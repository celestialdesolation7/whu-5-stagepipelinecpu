==> flow/design.v <==
module top_module(
    input clk,                     
    input rstn,                    
    input [15:0] sw_i,            
    output [7:0] disp_seg_o,      
    output [7:0] disp_an_o        
);
    parameter REG_DATA_NUM = 5'd31;    
    parameter DMEM_DATA_NUM = 4'd15;   
    reg [27:0] clkdiv;            
    wire Clk_CPU;                 
    wire Clk_instr;               
    wire Clk_display;             
    wire [31:0] PC_out;           
    wire [31:0] instr;            
    wire [31:0] reg_data;         
    wire [31:0] mem_addr_out;     
    wire [31:0] mem_data_out;     
    wire [31:0] debug_data;       
    reg [4:0] reg_addr;           
    reg [3:0] dmem_addr;          
    reg sw3_last, sw4_last;       
    reg [31:0] reg_data_from_cpu;  
    reg [31:0] dmem_data;         
    reg [31:0] access_addr_data;  
    reg [31:0] display_data;      
    always @(posedge clk or negedge rstn) begin
        if (!rstn)
            clkdiv <= 0;
        else
            clkdiv <= clkdiv + 1'b1;
    end
    assign Clk_CPU = (sw_i[15]) ? clkdiv[27] : clkdiv[20];
    assign Clk_instr = Clk_CPU & ~sw_i[1];  
    assign Clk_display = clkdiv[16];
    sccomp cpu(
        .clk(Clk_instr),          
        .rstn(rstn),
        .reg_sel(reg_addr),       
        .reg_data(reg_data),
        .instr(instr),            
        .PC_out(PC_out),          
        .mem_addr_out(mem_addr_out),   
        .mem_data_out(mem_data_out),   
        .debug_data(debug_data)   
    );
    always @ (posedge clk or negedge rstn) begin
        if (!rstn) begin
            reg_addr <= 5'b0;
            dmem_addr <= 4'b0;
            sw3_last <= 1'b0;
            sw4_last <= 1'b0;
        end else begin
            sw3_last <= sw_i[3];
            sw4_last <= sw_i[4];
            if (sw_i[0]) begin
                reg_addr <= sw_i[6:2];
                dmem_addr <= sw_i[5:2];
            end 
            else begin
                if (sw_i[2]) begin
                    reg_addr <= 5'b0;
                    dmem_addr <= 4'b0;
                end 
                else if (sw_i[3] && !sw3_last) begin
                    if (reg_addr == REG_DATA_NUM)
                        reg_addr <= 5'd0;
                    else
                        reg_addr <= reg_addr + 1'b1;
                    if (dmem_addr == DMEM_DATA_NUM)
                        dmem_addr <= 4'd0;
                    else
                        dmem_addr <= dmem_addr + 1'b1;
                end 
                else if (sw_i[4] && !sw4_last) begin
                    if (reg_addr == 5'd0)
                        reg_addr <= REG_DATA_NUM;
                    else
                        reg_addr <= reg_addr - 1'b1;
                    if (dmem_addr == 4'd0)
                        dmem_addr <= DMEM_DATA_NUM;
                    else
                        dmem_addr <= dmem_addr - 1'b1;
                end
            end
        end
    end
    always @(*) begin
        reg_data_from_cpu = reg_data;
    end
    always @(*) begin
        dmem_data = mem_data_out;   
    end
    always @(*) begin
        if (mem_addr_out != 32'h0 || mem_data_out != 32'h0) begin
            access_addr_data = mem_addr_out;
        end else begin
            access_addr_data = 32'hFFFFFFFF;   
        end
    end
    always @(*) begin
        if(sw_i[10] == 1'b1) begin
            display_data = debug_data;
        end else begin
            case(sw_i[14:11])
                4'b1000: display_data = instr;            
                4'b0100: display_data = reg_data_from_cpu;  
                4'b0010: display_data = access_addr_data;  
                4'b0001: display_data = dmem_data;        
                4'b1001: display_data = PC_out;           
                default: display_data = PC_out;           
            endcase
        end
    end
    seg7_controller seg7_ctrl(
        .clk(Clk_display),
        .rstn(rstn),
        .data(display_data),
        .seg(disp_seg_o),
        .an(disp_an_o)
    );
endmodule
module seg7_controller(
    input clk,
    input rstn,
    input [31:0] data,
    output reg [7:0] seg,
    output reg [7:0] an
);
    reg [2:0] digit_sel;
    reg [3:0] digit_data;
    always @(posedge clk or negedge rstn) begin
        if (!rstn)
            digit_sel <= 3'b000;
        else
            digit_sel <= digit_sel + 1;
    end
    always @(*) begin
        case (digit_sel)
            3'b000: digit_data = data[3:0];    
            3'b001: digit_data = data[7:4];    
            3'b010: digit_data = data[11:8];   
            3'b011: digit_data = data[15:12];  
            3'b100: digit_data = data[19:16];  
            3'b101: digit_data = data[23:20];  
            3'b110: digit_data = data[27:24];  
            3'b111: digit_data = data[31:28];  
        endcase
    end
    always @(*) begin
        case (digit_sel)
            3'b000: an = 8'b11111110;  
            3'b001: an = 8'b11111101;  
            3'b010: an = 8'b11111011;  
            3'b011: an = 8'b11110111;  
            3'b100: an = 8'b11101111;  
            3'b101: an = 8'b11011111;  
            3'b110: an = 8'b10111111;  
            3'b111: an = 8'b01111111;  
        endcase
    end
    always @(*) begin
        case (digit_data)
            4'h0: seg = 8'b11000000;   
            4'h1: seg = 8'b11111001;   
            4'h2: seg = 8'b10100100;   
            4'h3: seg = 8'b10110000;   
            4'h4: seg = 8'b10011001;   
            4'h5: seg = 8'b10010010;   
            4'h6: seg = 8'b10000010;   
            4'h7: seg = 8'b11111000;   
            4'h8: seg = 8'b10000000;   
            4'h9: seg = 8'b10010000;   
            4'hA: seg = 8'b10001000;   
            4'hB: seg = 8'b10000011;   
            4'hC: seg = 8'b11000110;   
            4'hD: seg = 8'b10100001;   
            4'hE: seg = 8'b10000110;   
            4'hF: seg = 8'b10001110;   
            default: seg = 8'b11111111;  
        endcase
    end
endmodule 
## From RTL to reports: seg7_controller

What the tools print for seg7_controller, step after step.
Line numbers count from 1 in the design file above.
Operators carry their Yosys type and port widths (W data, S select, Z words).
Cell names lack the library's common part.
The mark -- stands for no value.

| inputs | value |
|---|---|
| top module | seg7_controller |
| clock input | clk |
| standard-cell library | sky130hd |
| timing corner | tt_025C_1v80 |

## Word level

Source: Yosys, flattened and elaborated, memories not mapped. Widths are those after wreduce; folded enables and synchronous resets count as part of the registers. Registers that Yosys merges into a memory's read port (data or address) are not register bits. Print and check cells do not count. Equal cells are merged and count once.
Yosys's memory passes give these memory sizes; they may raise the number of words (mostly to a power of two), join words into wider ones and drop unused or constant bits.

| bit counts | value |
|---|---|
| bits in registers | 3 |
| output and inout port bits | 16 |
| latch bits | 0 |
| memory bits (writable) | 0 |
| memories kept | 2 |
| word-level cells | 13 |
| input port bits | 34 |
| bits in read-only memories | 176 |
| clocked read ports x word width | 0 |

| operators by class | value |
|---|---|
| mux-type cells | 1 |
| shift operators | 0 |
| bitwise logic cells | 0 |
| order comparisons | 0 |
| reduce/logical cells | 1 |
| div/mod/pow operators | 0 |
| multiply operators | 0 |
| add/subtract/negate cells | 1 |
| eq/ne operators | 7 |

Memories:

| name | depth | width | read ports | wr ports | line | RTL |
|---|---|---|---|---|---|---|
| (no name shown) | 16 | 7 | 1 | 0 | 163 | `case (digit_data)` |
| (no name shown) | 8 | 8 | 1 | 0 | 151 | `case (digit_sel)` |

Operators by type and width:

| kind | number |
|---|---|
| $pmux W4 S8 | 1 |
| $eq A3 B3 Y1 const B | 4 |
| $eq A3 B2 Y1 const B | 2 |
| $add A3 B1 Y3 const B | 1 |
| $eq A3 B1 Y1 const B | 1 |
| $logic_not A3 Y1 | 1 |

## Longest topological paths

Longest topological path by Yosys (ltp), each cell counted once; first at word level (registers and memories cut), then after technology mapping (sequential cells cut; the memories' decode and read muxes count).

| depth | value |
|---|---|
| word-level depth | 2 |
| ABC_AREA | 0 |
| depth in mapped cells | 12 |
| depth with buffers taken out | 12 |

## Mapped cells and area

Source: synth_stat.txt of the flow (Yosys; design flattened, memories mapped). It holds for the ABC_AREA given above (unset counts as 0); a run with the other value may have another netlist.
Totals and module areas in this step are rounded.

Cell types:

| cell type | number | area in all (µm²) |
|---|---|---|
| ha_1 | 12 | 150.144 |
| dfrtp_1 | 3 | 75.072 |
| mux2_2 | 6 | 67.565 |
| inv_1 | 14 | 52.55 |
| mux2i_1 | 5 | 50.048 |
| a22o_1 | 4 | 35.034 |
| nand2_1 | 9 | 33.782 |
| a22o_2 | 3 | 30.029 |
| a221oi_1 | 3 | 26.275 |
| o2bb2ai_1 | 3 | 26.275 |
| buf_6 | 2 | 22.522 |
| a31oi_4 | 1 | 21.27 |
| nor3_1 | 3 | 15.014 |
| nand2b_4 | 1 | 13.763 |
| a31oi_2 | 1 | 12.512 |
| nor2b_1 | 2 | 12.512 |
| or4_4 | 1 | 11.261 |
| a221o_1 | 1 | 10.01 |

Not listed: further types 13, cells in them 13.

| mapped netlist | value |
|---|---|
| chip area (Yosys) | 0.000762 mm² |
| area of sequential cells | 0.0000751 mm² |
| cells in the netlist | 87 |
| mapped flip-flops | 3 |
| buffers | 3 |

## Path before layout

OpenSTA on the mapped netlist: ideal clock, no wires. The path of least setup slack (recovery checks aside). Input and output delay are each 20% of the period. Register names are those of the netlist, which keeps one name where synthesis merged equal registers.

| timing after synthesis | value |
|---|---|
| kind | register to output |
| from | register digit_sel[0] |
| to | output seg[5] |
| launch time at the first pin | 0.000 ns |
| buffers on the path | 0 |
| external output delay | 0.686 ns |
| path slack | 0.003 ns |
| delay of the path | 2.741 ns |
| period | 3.43 ns |
| required time | 2.744 ns |
| arrival | 2.741 ns |
| stages on the path | 10 |
| synthesis period reached | 3.427 ns |

"delay of the path" = arrival - input delay + setup time.
At an output port there is no setup time.
"stages on the path": output pins that drive a net of the path, with the launching flip-flop's if there is one; two outputs of one cell count as two.
"synthesis period reached" is the clock period less the worst setup slack; recovery checks do not enter. This is arithmetic on one report: input and output delays are still those of the set period (20% each).
Between the ends stands the longest chain of elaborated cells between them, by number of cells; it is not shown to be the way that was timed. Of several equally long chains one is given.
A line is the first line of the expression or statement that the cell stems from. Yosys adds cells for indexed reads and writes and turns some case tables into memories.
A memory read counts as a cell of the chain, while the word-level depth stops at memories.

| on the way, after synthesis | value |
|---|---|
| path through | dfrtp_1 -> ha_1 -> ha_1 -> or4_4 -> nand2b_4 -> a41oi_1 -> inv_1 -> ha_1 -> mux2_2 -> o2bb2ai_1 |
| length of the longest elaborated chain | 3 |
| elaborated cells on any way between the ends | 10 |
| RTL lines with such cells | 2 |
| classes of those cells | 7 x eq/ne; 1 x mux; 1 x reduce/logical; 1 x memory |

RTL lines, path after synthesis:

| what | line | RTL |
|---|---|---|
| start: declaration | 130 | `reg [2:0] digit_sel;` |
| start: assignment | 134 | `digit_sel <= 3'b000;` |
| start: assignment | 136 | `digit_sel <= digit_sel + 1;` |
| $eq A3 B3 Y1 | 139 | `case (digit_sel)` |
| $pmux W4 S8 | 139 |  |
| $mem_v2 Z16 W7 | 163 | `case (digit_data)` |
| end: declaration | 127 | `output reg [7:0] seg,` |

## Worst path after layout

Path of least setup slack in the final report of flow run B (OpenROAD, finished layout, wires in). Where an end is a register, its clock arrival counts in the times.

| timing post-layout | value |
|---|---|
| kind | input to output |
| from | input data[9] |
| to | output seg[1] |
| path slack | 1.44 ns |
| period | 6.63 ns |
| launch time at the first pin | 1.33 ns |
| external input delay | 1.33 ns |
| stages on the path | 10 |
| buffers on the path | 2 |
| arrival | 3.87 ns |
| external output delay | 1.33 ns |
| required time | 5.30 ns |

Between the ends stands the longest chain of elaborated cells between them, by number of cells; it is not shown to be the way that was timed. Of several equally long chains one is given.
A memory read counts as a cell of the chain, while the word-level depth stops at memories.

| on the way, post-layout | value |
|---|---|
| path through | clkdlybuf4s50_1 -> mux2_2 -> nand2_1 -> a41oi_1 -> inv_1 -> ha_1 -> inv_1 -> mux2i_1 -> a32o_1 -> clkdlybuf4s50_1 |
| length of the longest elaborated chain | 2 |
| elaborated cells on any way between the ends | 2 |
| RTL lines with such cells | 2 |
| classes of those cells | 1 x mux; 1 x memory |

RTL lines, path post-layout:

| what | line | RTL |
|---|---|---|
| start: declaration | 126 | `input [31:0] data,` |
| $pmux W4 S8 | 139 | `case (digit_sel)` |
| $mem_v2 Z16 W7 | 163 | `case (digit_data)` |
| end: declaration | 127 | `output reg [7:0] seg,` |

seg7_controller through Yosys and OpenROAD on sky130hd: 2 stored runs, unordered, with their settings and measured results. The constraints put input and output delay at 20% of the set period each and load the outputs with 0.01 pF.
"clock period achieved" means the clock period less the worst setup slack. The figure is calculated, with input and output delays left at 20% of the set period.
"worst path time" means the part of the period allowed to the worst setup path (the constraints hold back 20% at inputs and 20% at outputs) less its slack; where the path has registers, the arrival times of their clocks count too.
"total power of the final layout" is the tool's figure for a default switching activity; nothing was simulated.
Measured values are rounded.
Settings: - = not set for that run.
A result given as - is not shown for that run.

| stored run | period_ns | CORE_UTILIZATION | SETUP_SLACK_MARGIN | CELL_PAD_IN_SITES_DETAIL_PLACEMENT | GPL_ROUTABILITY_DRIVEN | CTS_CLUSTER_SIZE | CAP_MARGIN | SLEW_MARGIN | MAX_ROUTING_LAYER | CORE_MARGIN | total negative slack on setup checks (ns) | worst path time (ns) | worst setup path kind | utilization after routing (%) | worst setup slack after layout (ns) | area of the standard cells in the finished layout (mm²) | chip area in the Yosys report (mm²) | total power of the final layout (W) | area inside the die boundary (mm²) | clock period achieved (ns) | worst hold slack in the final report (ns) |
|---|---|---|---|---|---|---|---|---|---|---|---|---|---|---|---|---|---|---|---|---|---|
| flow run A | 2.78 | 70 | 0.12 | 1 | 1 | 61 | 40 | 10 | met4 | 2 | - | - | - | - | - | - | - | - | - | - | - |
| flow run B | 6.63 | 40 | - | - | - | - | 20 | 20 | - | 2 | 0.000 | 2.54 | input to output | 72.0 | 1.44 | 0.00127 | 0.000762 | 0.000098 | 0.00227 | 5.195 | 0.507 |

Flow run A: no results, placement failed with GPL-0301
